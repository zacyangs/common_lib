==> flow/design.v <==
module relay_station_2 #(
    parameter DATA_WIDTH = 8
)(
    input   clk,
    input   rst,
    output  reg                 ready_s,
    input                       valid_s,
    input   [DATA_WIDTH-1:0]    data_s,
    input                       ready_m,
    output                      valid_m,
    output  [DATA_WIDTH-1:0]    data_m
);
localparam EMPTY = 0;
localparam HALF  = 1;
localparam FULL  = 2;
reg [1:0] state, next_state;
reg valid_aux, valid_main;
reg [DATA_WIDTH-1:0] data_aux, data_main;
wire write, read;
wire load, unload;
wire fill, flush;
wire flow;
assign write = ready_s && valid_s;
assign read  = ready_m && valid_m;
assign load     = state == EMPTY &&  write && !read;
assign unload   = state == HALF  && !write &&  read;
assign flow     = state == HALF  &&  write &&  read;
assign fill     = state == HALF  &&  write && !read;
assign flush    = state == FULL  && !write &&  read;
always @(posedge clk)
begin
    if(rst)
        state <= EMPTY;
    else 
        state <= next_state;
end
always@(*)
begin
    next_state = state;
    case(state)
        EMPTY : if(load) next_state = HALF;
        HALF  : 
            if(unload) next_state = EMPTY;
            else if(fill) next_state = FULL;
        FULL : if(flush) next_state = HALF;
    endcase
end
always@(posedge clk)
begin
    if(rst)
        valid_main = 0;
    else if(load || flow)
        valid_main <= 1'b1;
    else if(unload)
        valid_main <= 1'b0;
end
always@(posedge clk)
begin
    if(load||flow) data_main <= data_s;
    else if(flush) data_main <= data_aux;
end
always@(posedge clk)
begin
    if(rst)
        valid_aux = 0;
    else if(fill)
        valid_aux <= 1'b1;
    else if(flush)
        valid_aux <= 1'b0;
end
always@(posedge clk)
begin
    if(fill) data_aux <= data_s;
end
always@(posedge clk)
begin
    if(rst)
        ready_s <= 1'b1;
    else
        ready_s <= (ready_s && !fill) || flush;
end
assign valid_m = valid_main;
assign data_m = data_main;
endmodule
# From RTL to reports: relay_station_2
# What the tools print for relay_station_2, step after step.
# Line numbers count from 1 in the design file above.
# Operators: Yosys type, input widths -> output width; for muxes data width and select width s.
# A cell with -- has no value.
[inputs]
design = "relay_station_2"
clock_port = "clk"
cell_library = "sky130hd"
pvt_corner = "tt_025C_1v80"

# Word level
# Counts by Yosys on the flattened word-level netlist (proc, flatten, opt, wreduce; memories kept). Register bits leave out memories and registers merged into their read ports (data or address). Print and check cells are left out. Cells with the same type and inputs are merged into one.
[classes]
addsub = 0
n_div = 0
logic = 0
multipliers = 0
muxes = 9
n_shift = 0
n_eq = 5
reduce_logical = 22
compare = 0
[ops]
columns = ["cell", "count"]
rows = [
  ["$mux 8", 2],
  ["$logic_and 1x1->1", 12],
  ["$mux 2", 4],
  ["$pmux 2 s3", 1],
  ["$ne 2x2->1 const B", 2],
  ["$reduce_bool 2->1", 2],
  ["$reduce_and 4->1", 1],
  ["$logic_not 1->1", 3],
  ["$ne 3x3->1 const B", 1],
  ["$reduce_bool 3->1", 1],
  ["$logic_or 1x1->1", 2],
  ["$eq 2x1->1 const B", 1],
  ["$eq 2x2->1 const B", 1],
  ["$logic_not 2->1", 1],
  ["$mux 1", 2],
]
[bits]
memories = 0
elab_cells = 41
reg_bits = 20
clocked_rd_ports_x_width = 0
rom_bits = 0
output_inout_bits = 10
latch_bits = 0
ramBits = 0

# Depth
# Longest topological path by Yosys (ltp), each cell counted once; first at word level (registers and memories cut), then after technology mapping (sequential cells cut; the memories' decode and read muxes count).
[depth]
ltp_word = 6
ABC_AREA = 1
mapped_depth = 6
ltp_nobuf = 6

# Mapped cells and area
# Source: synth_stat.txt of the flow (Yosys; design flattened, memories mapped). It holds for the ABC_AREA given above (unset counts as 0); a run with the other value may have another netlist.
# The area totals of this step are shown rounded.
[mapped]
cells = 78
flip_flops = 21
yosys_area_um2 = 870
n_buf = 0
seqArea_um2 = 580
[types]
columns = ["cell_type", "count", "area_total_um2"]
rows = [
  ["sky130_fd_sc_hd__edfxtp_1", 16, 480.461],
  ["sky130_fd_sc_hd__dfxtp_1", 5, 100.096],
  ["sky130_fd_sc_hd__nand2_1", 25, 93.84],
  ["sky130_fd_sc_hd__nand3_1", 17, 85.082],
  ["sky130_fd_sc_hd__nand2_4", 3, 33.782],
  ["sky130_fd_sc_hd__nand2_8", 1, 20.019],
  ["sky130_fd_sc_hd__inv_1", 4, 15.014],
  ["sky130_fd_sc_hd__a21oi_1", 2, 10.01],
  ["sky130_fd_sc_hd__a21boi_0", 1, 7.507],
  ["sky130_fd_sc_hd__nand2_2", 1, 6.256],
  ["sky130_fd_sc_hd__clkinv_2", 1, 5.005],
  ["sky130_fd_sc_hd__o21ai_0", 1, 5.005],
  ["sky130_fd_sc_hd__nor2_1", 1, 3.754],
]

# Timing after synthesis
# Source: OpenSTA report_checks on the synthesized netlist (no wires, ideal clock, input and output delay 20% of the period each), path of least setup slack; recovery checks are left aside. Register names are those of the netlist, which keeps one name where synthesis merged equal registers.
[synth_path]
path_type = "input-to-reg"
start = "in ready_m"
end = "reg data_main[0]"
t_required_ns = 1.701
stages = 5
setup_time_ns = 0.329
in_delay_ns = 0.406
slack_ns = 0.708
delay_ns = 0.916
tclk_ns = 2.03
t_first_pin_ns = 0.406
arrival_ns = 0.993
synth_period_reached_ns = 1.322
# "delay_ns" = arrival - input delay + setup time.
# "stages": output pins that drive a net of the path, with the launching flip-flop's if there is one; two outputs of one cell count as two.
# "synth_period_reached_ns" is the clock period less the worst setup slack; recovery checks do not enter. This is arithmetic on one report: input and output delays are still those of the set period (20% each).
# The rows between start and end are the longest chain of elaborated cells between them; the timing report does not say that the signal goes this way. Where chains are equally long, one stands for them.
# A line is the first line of the expression or statement that the cell stems from. Yosys adds cells for indexed reads and writes and turns some case tables into memories.
# The path ends at the enable pin of a flip-flop; only ways to that pin are counted.
[synth_via]
cell_sequence = "sky130_fd_sc_hd__nand2_4 -> sky130_fd_sc_hd__clkinv_2 -> sky130_fd_sc_hd__nand2_4 -> sky130_fd_sc_hd__nand2_8 -> sky130_fd_sc_hd__nand2_1"
elab_chain_len = 5
cells_between = 7
[synth_rtl]
columns = ["item", "line_no", "source"]
rows = [
  ["start, declared", 9, "input                       ready_m,"],
  ["$logic_and 1x1->1", 24, "assign read  = ready_m && valid_m;"],
  ["$logic_not 1->1", 25, "assign load     = state == EMPTY &&  write && !read;"],
  ["$logic_and 1x1->1", 25, ""],
  ["$logic_or 1x1->1", 59, "if(load||flow) data_main <= data_s;"],
  ["$reduce_bool 2->1", "--", ""],
  ["end, assigned", 59, ""],
  ["end, assigned", 60, "else if(flush) data_main <= data_aux;"],
  ["end, declared", 18, "reg [DATA_WIDTH-1:0] data_aux, data_main;"],
]

# Worst path after layout
# Path of least setup slack in the final report of entry A (OpenROAD, finished layout, wires in). Where an end is a register, its clock arrival counts in the times.
[layout_path]
path_type = "input-to-reg"
start = "in ready_m"
end = "reg data_main[1]"
in_delay_ns = 0.49
t_first_pin_ns = 0.49
stages = 6
arrival_ns = 1.69
slack_ns = 0.70
setup_time_ns = 0.32
tclk_ns = 2.46
t_required_ns = 2.40
# The rows between start and end are the longest chain of elaborated cells between them; the timing report does not say that the signal goes this way. Where chains are equally long, one stands for them.
# The path ends at the enable pin of a flip-flop; only ways to that pin are counted.
[layout_via]
cell_sequence = "sky130_fd_sc_hd__clkdlybuf4s50_1 -> sky130_fd_sc_hd__nand2_4 -> sky130_fd_sc_hd__clkinv_2 -> sky130_fd_sc_hd__nand2_4 -> sky130_fd_sc_hd__nand2_8 -> sky130_fd_sc_hd__nand2_1"
elab_chain_len = 5
cells_between = 7
[layout_rtl]
columns = ["item", "line_no", "source"]
rows = [
  ["start, declared", 9, "input                       ready_m,"],
  ["$logic_and 1x1->1", 24, "assign read  = ready_m && valid_m;"],
  ["$logic_not 1->1", 25, "assign load     = state == EMPTY &&  write && !read;"],
  ["$logic_and 1x1->1", 25, ""],
  ["$logic_or 1x1->1", 59, "if(load||flow) data_main <= data_s;"],
  ["$reduce_bool 2->1", "--", ""],
  ["end, assigned", 59, ""],
  ["end, assigned", 60, "else if(flush) data_main <= data_aux;"],
  ["end, declared", 18, "reg [DATA_WIDTH-1:0] data_aux, data_main;"],
]

# relay_station_2 through Yosys and OpenROAD on sky130hd: 2 stored runs, unordered, with their settings and measured results. The constraints put input and output delay at 20% of the set period each and load the outputs with 0.01 pF.
# "timing.achieved_period_ns" is the run's clock period less its worst setup slack. It is reckoned from that one timing run; input and output delays stay at 20% of the period that was set.
# "worst_setup_path_time_ns" means the part of the period allowed to the worst setup path (the constraints hold back 20% at inputs and 20% at outputs) less its slack; where the path has registers, the arrival times of their clocks count too.
# "power.total_mw" is the tool's figure for a default switching activity; nothing was simulated.
# Values from the reports are rounded here.

[[run]]
name = "entry A"
[run.settings]
period_ns = 2.46
CORE_UTILIZATION = 22
PLACE_DENSITY = 0.77
CORE_ASPECT_RATIO = 0.77
CORE_MARGIN = 3
CELL_PAD_IN_SITES_GLOBAL_PLACEMENT = 0
TNS_END_PERCENT = 90
ABC_AREA = 1
CTS_CLUSTER_SIZE = 98
SLEW_MARGIN = 15
CAP_MARGIN = 20
[run.results]
synthesis_area_um2 = 870
dieArea_um2 = 4700
finalCellArea_um2 = 1200
utilization_frac = 0.32
setup_worst_slack_ns = 0.70
fin_tns_ns = 0.000
fin_hold_ws_ns = 0.47
power.total_mw = 0.89
timing.achieved_period_ns = 1.757
worst_setup_path_time_ns = 1.26
timing.worst_path_kind = "input-to-reg"

[[run]]
name = "entry B"
[run.settings]
period_ns = 1.92
CORE_UTILIZATION = 21
HOLD_SLACK_MARGIN = -0.0
CORE_ASPECT_RATIO = 0.66
CORE_MARGIN = 3
TNS_END_PERCENT = 85
GPL_TIMING_DRIVEN = 0
CTS_CLUSTER_DIAMETER = 330
SLEW_MARGIN = 0
MIN_ROUTING_LAYER = "met1"
MAX_ROUTING_LAYER = "met4"
CAP_MARGIN = 20
[run.results]
synthesis_area_um2 = 850
dieArea_um2 = 4900
finalCellArea_um2 = 1200
utilization_frac = 0.31
setup_worst_slack_ns = 0.082
fin_tns_ns = 0.000
fin_hold_ws_ns = 0.53
power.total_mw = 0.97
timing.achieved_period_ns = 1.838
worst_setup_path_time_ns = 1.45
timing.worst_path_kind = "input-to-reg"
